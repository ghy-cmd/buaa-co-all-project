==> flow/design.v <==
`timescale 1ns / 1ps
module cpu_checker(
    input clk,
    input reset,
    input [7:0] char,
	 input [15:0] freq,
    output [1:0] format_type,
	 output [3:0] error_code
    );
reg [5:0] status;
reg [2:0] ten;
reg [4:0] sixteen;
reg [15:0] timi;
reg [31:0] pc;
reg [15:0] grf;
reg [31:0] addr;
initial
begin
	status<=0;
	ten<=0;
	sixteen<=0;
	timi<=0;
	pc<=0;
	grf<=0;
	addr<=0;
end
always@(posedge clk)
begin
if(reset==1)
begin
status<=0;
ten<=0;
sixteen<=0;
end
else
begin
	case(status)
		0:begin
			if(char=="^")
				status<=1;
			else
				status<=0;
		end
		1:begin
		timi<=0;
		pc<=0;
		grf<=0;
		addr<=0;
			if(char>="0" && char<="9")
				begin
					status<=2;
					ten<=ten+1;
					timi<=char-"0";
				end
			else if(char=="^")
				status<=1;
			else
				status<=0;
		end
		2:begin
			if(char>="0" && char<="9")
			begin
				if(ten>=4)
				begin
				status<=0;
				ten<=0;
				end
				else
				begin
				status<=2;
				ten<=ten+1;
				timi<=(timi<<3) + (timi<<1) + (char - "0");
				end
			end
			else if(char=="@")
			begin
				status<=3;
				ten<=0;
			end
			else if(char=="^")
			begin
			status<=1;
			ten<=0;
			end
			else
			begin
			status<=0;
			ten<=0;
			end
		end
		3:begin
			if((char<="9" && char>="0")||(char>="a" && char<="f"))
			begin
			status<=4;
			sixteen<=sixteen+1;
				if(char<="9" && char>="0")
						pc<=(pc<<4)+(char-"0");
						else if(char>="a" && char<="f")
						pc<=(pc<<4)+(char-"a"+10);
			end
			else if(char=="^")
				status<=1;
			else
				status<=0;
		end
		4:begin
			if((char<="9" && char>="0")||(char>="a" && char<="f"))
			begin
				if(sixteen>=8)
				begin
				status<=0;
				sixteen<=0;
				end
				else
				begin
				status<=4;
				sixteen<=sixteen+1;
					if(char<="9" && char>="0")
					pc<=(pc<<4)+(char-"0");
					else if(char>="a" && char<="f")
					pc<=(pc<<4)+char-"a"+10;
				end
			end
			else if(char==":" && sixteen==8)
			begin
			status<=5;
			sixteen<=0;
			end
			else if(char=="^")
			begin
			status<=1;
			sixteen<=0;
			end
			else
			begin
			status<=0;
			sixteen<=0;
			end
		end
		5:begin
			if(char==" ")
			status<=5;
			else if(char=="$")
			begin
			status<=6;
			end
			else if(char=="^")
			status<=1;
			else if(char==8'd42)
			status<=12;
			else
			status<=0;
		end
		6:begin
			if(char>="0" && char<="9")
			begin
			status<=7;
			ten<=ten+1;
			grf<=(grf<<3)+(grf<<1)+char-"0";
			end
			else if(char=="^")
			status<=1;
			else
			status<=0;
		end
		7:begin
			if(char>="0" && char<="9")
			begin
				if(ten>=4)
				begin
				status<=0;
				ten<=0;
				end
				else
				begin
				status<=7;
				ten<=ten+1;
				grf<=(grf<<3)+(grf<<1)+char-"0";
				end
			end
			else if(char==" ")
			begin
			status<=7;
			ten<=4;
			end
			else if(char=="<")
			begin
			status<=8;
			ten<=0;
			end
			else if(char=="^")
			begin
			status<=1;
			ten<=0;
			end
			else
			begin
			status<=0;
			ten<=0;
			end
		end
		8:begin
			if(char=="=")
			status<=9;
			else if(char=="^")
			status<=1;
			else
			status<=0;
		end
		9:begin
			if(char==" ")
			status<=9;
			else if((char<="9" && char>="0")||(char>="a" && char<="f"))
			begin
			status<=10;
			sixteen<=sixteen+1;
			end
			else if(char=="^")
				status<=1;
			else
				status<=0;
		end
		10:begin
			if((char<="9" && char>="0")||(char>="a" && char<="f"))
			begin
				if(sixteen>=8)
				begin
				status<=0;
				sixteen<=0;
				end
				else
				begin
				status<=10;
				sixteen<=sixteen+1;
				end
			end
			else if(char=="#" && sixteen==8)
			begin
			status<=11;
			sixteen<=0;
			end
			else
			begin
			status<=0;
			sixteen<=0;
			end
		end
		11:
		begin
			if(char=="^")
			status<=1;
			else
			status<=0;
		end
		12:begin
			if((char<="9" && char>="0")||(char>="a" && char<="f"))
			begin
			status<=13;
			sixteen<=sixteen+1;
				if(char<="9" && char>="0")
							addr<=(addr<<4)+char-"0";
							else if(char>="a" && char<="f")
							addr<=(addr<<4)+char-"a"+10;
			end
			else
			status<=0;
		end
		13:begin
			if((char<="9" && char>="0")||(char>="a" && char<="f"))
			begin
				if(sixteen>=8)
				begin
				status<=0;
				sixteen<=0;
				end
				else
				begin
				status<=13;
				sixteen<=sixteen+1;
					if(char<="9" && char>="0")
						addr<=(addr<<4)+char-"0";
						else if(char>="a" && char<="f")
						addr<=(addr<<4)+char-"a"+10;
				end
			end
			else if(char==" ")
			begin
				if(sixteen==8)
				status<=13;
				else
				begin
				status<=0;
				sixteen<=0;
				end
			end
			else if(char=="<")
			begin
			status<=14;
			sixteen<=0;
			end
			else
			begin
			status<=0;
			sixteen<=0;
			end
		end
		14:begin
			if(char=="=")
			status<=15;
			else
			status<=0;
		end
		15:begin
			if(char==" ")
			status<=15;
			else if((char<="9" && char>="0")||(char>="a" && char<="f"))
			begin
			status<=16;
			sixteen<=sixteen+1;
			end
			else if(char=="^")
				status<=1;
			else
				status<=0;
		end
		16:begin
		if((char<="9" && char>="0")||(char>="a" && char<="f"))
			begin
				if(sixteen>=8)
				begin
				status<=0;
				sixteen<=0;
				end
				else
				begin
				status<=16;
				sixteen<=sixteen+1;
				end
			end
			else if(char=="#" && sixteen==8)
			begin
			status<=17;
			sixteen<=0;
			end
			else
			begin
			status<=0;
			sixteen<=0;
			end
		end
		17:begin
			if(char=="^")
			status<=1;
			else
			status<=0;
		end
	endcase
	end
end
assign format_type=(status==11)? 2'b01 :
						  (status==17)?2'b10 :
						  2'b00;
assign error_code=4'b0000+(((timi&((freq>>1)-1))!=0 && format_type!=2'b00) ? 4'b0001 : 4'b0000 )
									+ (((((pc<16'h00003000) || (pc>16'h00004fff))||((pc&3)!=0))&&(format_type!=2'b00)) ? 4'b0010 : 4'b0000)
									+ (((((addr<16'h00000000) || (addr>16'h00002fff))||(addr&3!=0))&&(format_type==2'b10)) ? 4'b0100 : 4'b0000)
									+ ((((grf<0)||(grf>31)) && (format_type==2'b01)) ? 4'b1000 : 4'b0000);
endmodule
; Step by step through the tools: cpu_checker
; What the tools print for cpu_checker, step after step.
; Line numbers count from 1 in the design file above.
; Cell names lack the library's common part.
; A cell with - has no value.
[inputs]
top = cpu_checker
clock = clk
lib = sky130hd
pvt_corner = tt_025C_1v80

; After elaboration
; Source: Yosys, flattened and elaborated, memories not mapped. Widths are those after wreduce. Registers that Yosys merges into a memory's read port (data or address) are not register bits. Print and check cells do not count.
[op_classes]
n_reduce_logical = 36
muxes = 79
eq_ne = 45
n_cmp = 12
bitwise = 2
add_sub_neg = 24
[ops]
columns = op, n
row1 = 32-bit 2-to-1 mux, 12
row2 = 32-bit parallel mux with 3-bit select, 2
row3 = 6-bit parallel mux with 16-bit select, 1
row4 = 16-bit 2-to-1 mux, 6
row5 = 4-bit 2-to-1 mux, 18
row6 = 32-bit adder, 2
row7 = 32-bit by 4-bit adder with 32-bit output (second input constant), 2
row8 = 32-bit by 7-bit subtractor with 32-bit output (second input constant), 2
row9 = 32-bit by 8-bit adder with 32-bit output, 2
row10 = 32-bit nonzero test, 2
row11 = 8-bit by 6-bit == test with 1-bit output (second input constant), 7
row12 = 5-bit 2-to-1 mux, 10
row13 = 16-bit adder, 3
row14 = 6-bit by 4-bit == test with 1-bit output (second input constant), 8
row15 = 16-bit parallel mux with 3-bit select, 1
row16 = 3-bit 2-to-1 mux, 12
row17 = 1-bit by 32-bit logical OR with 1-bit output, 1
row18 = 16-bit by 32-bit bitwise AND with 32-bit output, 1
row19 = 32-bit by 1-bit less-than comparator with 1-bit output (second input constant), 1
row20 = 32-bit by 14-bit > comparator with 1-bit output (second input constant), 1
row21 = 32-bit by 14-bit less-than comparator with 1-bit output (second input constant), 1
row22 = 32-bit by 15-bit > comparator with 1-bit output (second input constant), 1
row23 = 32-bit by 6-bit subtractor with 32-bit output (second input constant), 1
row24 = 16-bit parallel mux with 2-bit select, 1
row25 = 6-bit 2-to-1 mux, 5
row26 = 2-bit != test (second input constant), 12
row27 = 6-bit by 3-bit == test with 1-bit output (second input constant), 4
row28 = 5-bit parallel mux with 4-bit select, 1
; Other operator kinds: 48; their cells: 78.
[word_totals]
elab_cells = 205
out_inout_bits = 6
in_bits = 26
register_bits = 110

; Longest topological paths
; Depth = most cells in a row (Yosys ltp): at word level without a register or memory, in the mapped netlist without a sequential cell, where the memories' decode and read muxes count.
[logic_depth]
depth_word = 9
abc_area = 1
ltp_mapped = 26
depth_no_buf = 26

; Mapped cells and area
; Yosys stat after the flow's synthesis: flattened, memories mapped to cells. It holds for the ABC_AREA given above (unset counts as 0); a run with the other value may have another netlist.
[by_type]
columns = cell, n, area_total_um2
row1 = edfxtp_1, 96, 2.88E+03
row2 = ha_1, 174, 2.18E+03
row3 = nand2_1, 548, 2.06E+03
row4 = inv_1, 366, 1.37E+03
row5 = a21oi_1, 226, 1.13E+03
row6 = o21ai_0, 201, 1.01E+03
row7 = nor2_1, 263, 987.197
row8 = nand3_1, 197, 985.946
row9 = fa_1, 22, 440.422
row10 = xor2_1, 36, 315.302
row11 = nand4_1, 43, 269.008
row12 = dfxtp_1, 13, 260.25
row13 = xnor2_1, 20, 175.168
row14 = nor2_2, 20, 125.12
row15 = nor3_1, 23, 115.11
row16 = a21o_1, 15, 112.608
row17 = nand2_2, 18, 112.608
row18 = nor2_4, 8, 90.086
; Other cell types: 41; their cells: 216.
[mapped]
ffs = 109
cells = 2505
mapped_area_um2 = 16055.4
seq_area_um2 = 3143.0
n_buf = 37

; Timing after synthesis
; Source: OpenSTA report_checks on the synthesized netlist (no wires, ideal clock, input and output delay 20% of the period each), path of least setup slack; recovery checks are left aside. Register names are those of the netlist, which keeps one name where synthesis merged equal registers.
[synth_path]
path_kind = input port to flip-flop
startpoint = input port char[7]
endpoint = register timi[15]
t_required_ns = 6.678
path_buffers = 1
path_stages = 15
setup_time_ns = 0.272
path_delay_ns = 3.907
input_delay_ns = 1.390
setup_slack_ns = 1.653
t_first_pin_ns = 1.390
arrival_time_ns = 5.025
period_ns = 6.95
period_less_setup_slack_ns = 5.297
; "path_delay_ns" is the arrival time less input delay plus setup time.
; "path_stages" counts driving pins, that of a launching flip-flop among them; a cell with two outputs on the path counts twice.
; "period_less_setup_slack_ns" = period - worst setup slack (recovery checks aside). The figure is calculated, with input and output delays left at 20% of the set period.
; Between the ends stands the longest chain of elaborated cells between them, by number of cells; it is not shown to be the way that was timed. Of several equally long chains one is given.
; Each line given opens the expression or statement behind the cell; cells for indexed reads and writes are added by Yosys, which also makes memories of some case tables.
; At most two assigning lines are given for a register; there are more.
; Ways into the end's enable are left out, as the timed path ends at the data pin.
[synth_between]
path_cell_list = buf_2 > nor2_1 > inv_1 > nor2_1 > fa_1 > ha_1 > nand2_1 > inv_1 > nand4_1 > o211ai_1 > a21boi_0 > o31ai_1 > nand2_1 > nand2_1 > o21ai_0
elab_chain_len = 5
cells_between = 9
cone_classes = add/sub: 2; compare: 2; mux: 4; reduce/logical: 1
[synth_lines]
columns = item, line_no
row1 = "start, declared", 5  ; input [7:0] char,
row2 = 8-bit by 6-bit subtractor with 9-bit output, 72  ; timi<=(timi<<3) + (timi<<1) + (char - "0");
row3 = 16-bit adder, 72
row4 = 16-bit 2-to-1 mux, 63  ; if(ten>=4)
row5 = 16-bit 2-to-1 mux, 61  ; if(char>="0" && char<="9")
row6 = 16-bit parallel mux with 2-bit select, 37  ; case(status)
row7 = "end, assigned", 53  ; timi<=char-"0";
row8 = "end, assigned", 72
row9 = "end, declared", 13  ; reg [15:0] timi;

; Path in the finished layout
; Path of least setup slack in the final report of run 1 (OpenROAD, finished layout, wires in). Where an end is a register, its clock arrival counts in the times.
[layout_path]
path_kind = input port to flip-flop
startpoint = input port char[7]
endpoint = register pc[29]
t_first_pin_ns = 1.10
path_stages = 21
arrival_time_ns = 4.98
t_required_ns = 5.66
setup_slack_ns = 0.67
input_delay_ns = 1.10
period_ns = 5.48
setup_time_ns = 0.24
path_buffers = 4
; Between the ends stands the longest chain of elaborated cells between them, by number of cells; it is not shown to be the way that was timed. Of several equally long chains one is given.
; At most two assigning lines are given for a register; there are more.
; Ways into the end's enable are left out, as the timed path ends at the data pin.
[layout_between]
path_cell_list = dlymetal6s2s_1 > buf_4 > a21oi_1 > a21boi_1 > nand2_2 > clkinvlp_4 > buf_12 > ha_4 > buf_4 > a21o_1 > a21oi_2 > nand2_1 > nand2_2 > nand3_4 > a21o_1 > nand2_1 > nand2_1 > nand2_1 > nand3_1 > nand3_1 > nand2_1
elab_chain_len = 8
cells_between = 23
cone_classes = add/sub: 8; compare: 4; mux: 8; reduce/logical: 3
[layout_lines]
columns = item, line_no
row1 = "start, declared", 5  ; input [7:0] char,
row2 = 32-bit by 8-bit adder with 32-bit output, 121  ; pc<=(pc<<4)+char-"a"+10;
row3 = 32-bit by 7-bit subtractor with 32-bit output, 121
row4 = 32-bit by 4-bit adder with 32-bit output, 121
row5 = 32-bit 2-to-1 mux, 120  ; else if(char>="a" && char<="f")
row6 = 32-bit 2-to-1 mux, 118  ; if(char<="9" && char>="0")
row7 = 32-bit 2-to-1 mux, 109  ; if(sixteen>=8)
row8 = 32-bit 2-to-1 mux, 107  ; if((char<="9" && char>="0")||(char>="a" && char<="f"))
row9 = 32-bit parallel mux with 3-bit select, 37  ; case(status)
row10 = "end, assigned", 97  ; pc<=(pc<<4)+(char-"0");
row11 = "end, assigned", 99  ; pc<=(pc<<4)+(char-"a"+10);
row12 = "end, declared", 14  ; reg [31:0] pc;

; Record of 2 stored runs of the RTL-to-layout flow on cpu_checker, platform sky130hd. The runs are unordered. Constraints: input delay and output delay 20% of the set period each, output load 0.01 pF.
; By "achieved_clock_period_ns" is meant the clock period of the run minus its worst setup slack. This is arithmetic on one report: input and output delays are still those of the set period (20% each).
; "timing.worst_path_ns" means the part of the period allowed to the worst setup path (the constraints hold back 20% at inputs and 20% at outputs) less its slack; where the path has registers, the arrival times of their clocks count too.
; "power.total_uw" rests on the timing tool's default activity at the inputs, not on a simulated workload.

[run 1: settings]
period_ns = 5.48
CORE_UTILIZATION = 35
SETUP_SLACK_MARGIN = 0.68
PLACE_DENSITY_LB_ADDON = 0.19
CORE_MARGIN = 10
CELL_PAD_IN_SITES_DETAIL_PLACEMENT = 2
TNS_END_PERCENT = 95
ABC_AREA = 1
CTS_CLUSTER_DIAMETER = 246
MIN_ROUTING_LAYER = met2
MAX_ROUTING_LAYER = met5
CAP_MARGIN = 20
SLEW_MARGIN = 20
[run 1: results]
yosys_chip_area_um2 = 16055.4
design.die.area_um2 = 54840.3
finalUtil_pct = 40.9
timing.setup.ws_ns = 0.674
timing.setup.tns_ns = 0.000
power.total_uw = 2987
achieved_clock_period_ns = 4.806
timing.worst_path_ns = 3.71
worst_path_kind = input port to flip-flop

[run 2: settings]
period_ns = 10.9
CORE_UTILIZATION = 52
PLACE_DENSITY = 0.73
CELL_PAD_IN_SITES_DETAIL_PLACEMENT = 1
CTS_CLUSTER_SIZE = 13
CTS_CLUSTER_DIAMETER = 97
CAP_MARGIN = 35
SLEW_MARGIN = 20
CORE_MARGIN = 2
[run 2: results]
yosys_chip_area_um2 = 15110.7
design.die.area_um2 = 30438.0
finalUtil_pct = 56.4
timing.setup.ws_ns = 3.280
timing.setup.tns_ns = 0.000
power.total_uw = 1127
achieved_clock_period_ns = 7.620
timing.worst_path_ns = 5.44
worst_path_kind = input port to flip-flop
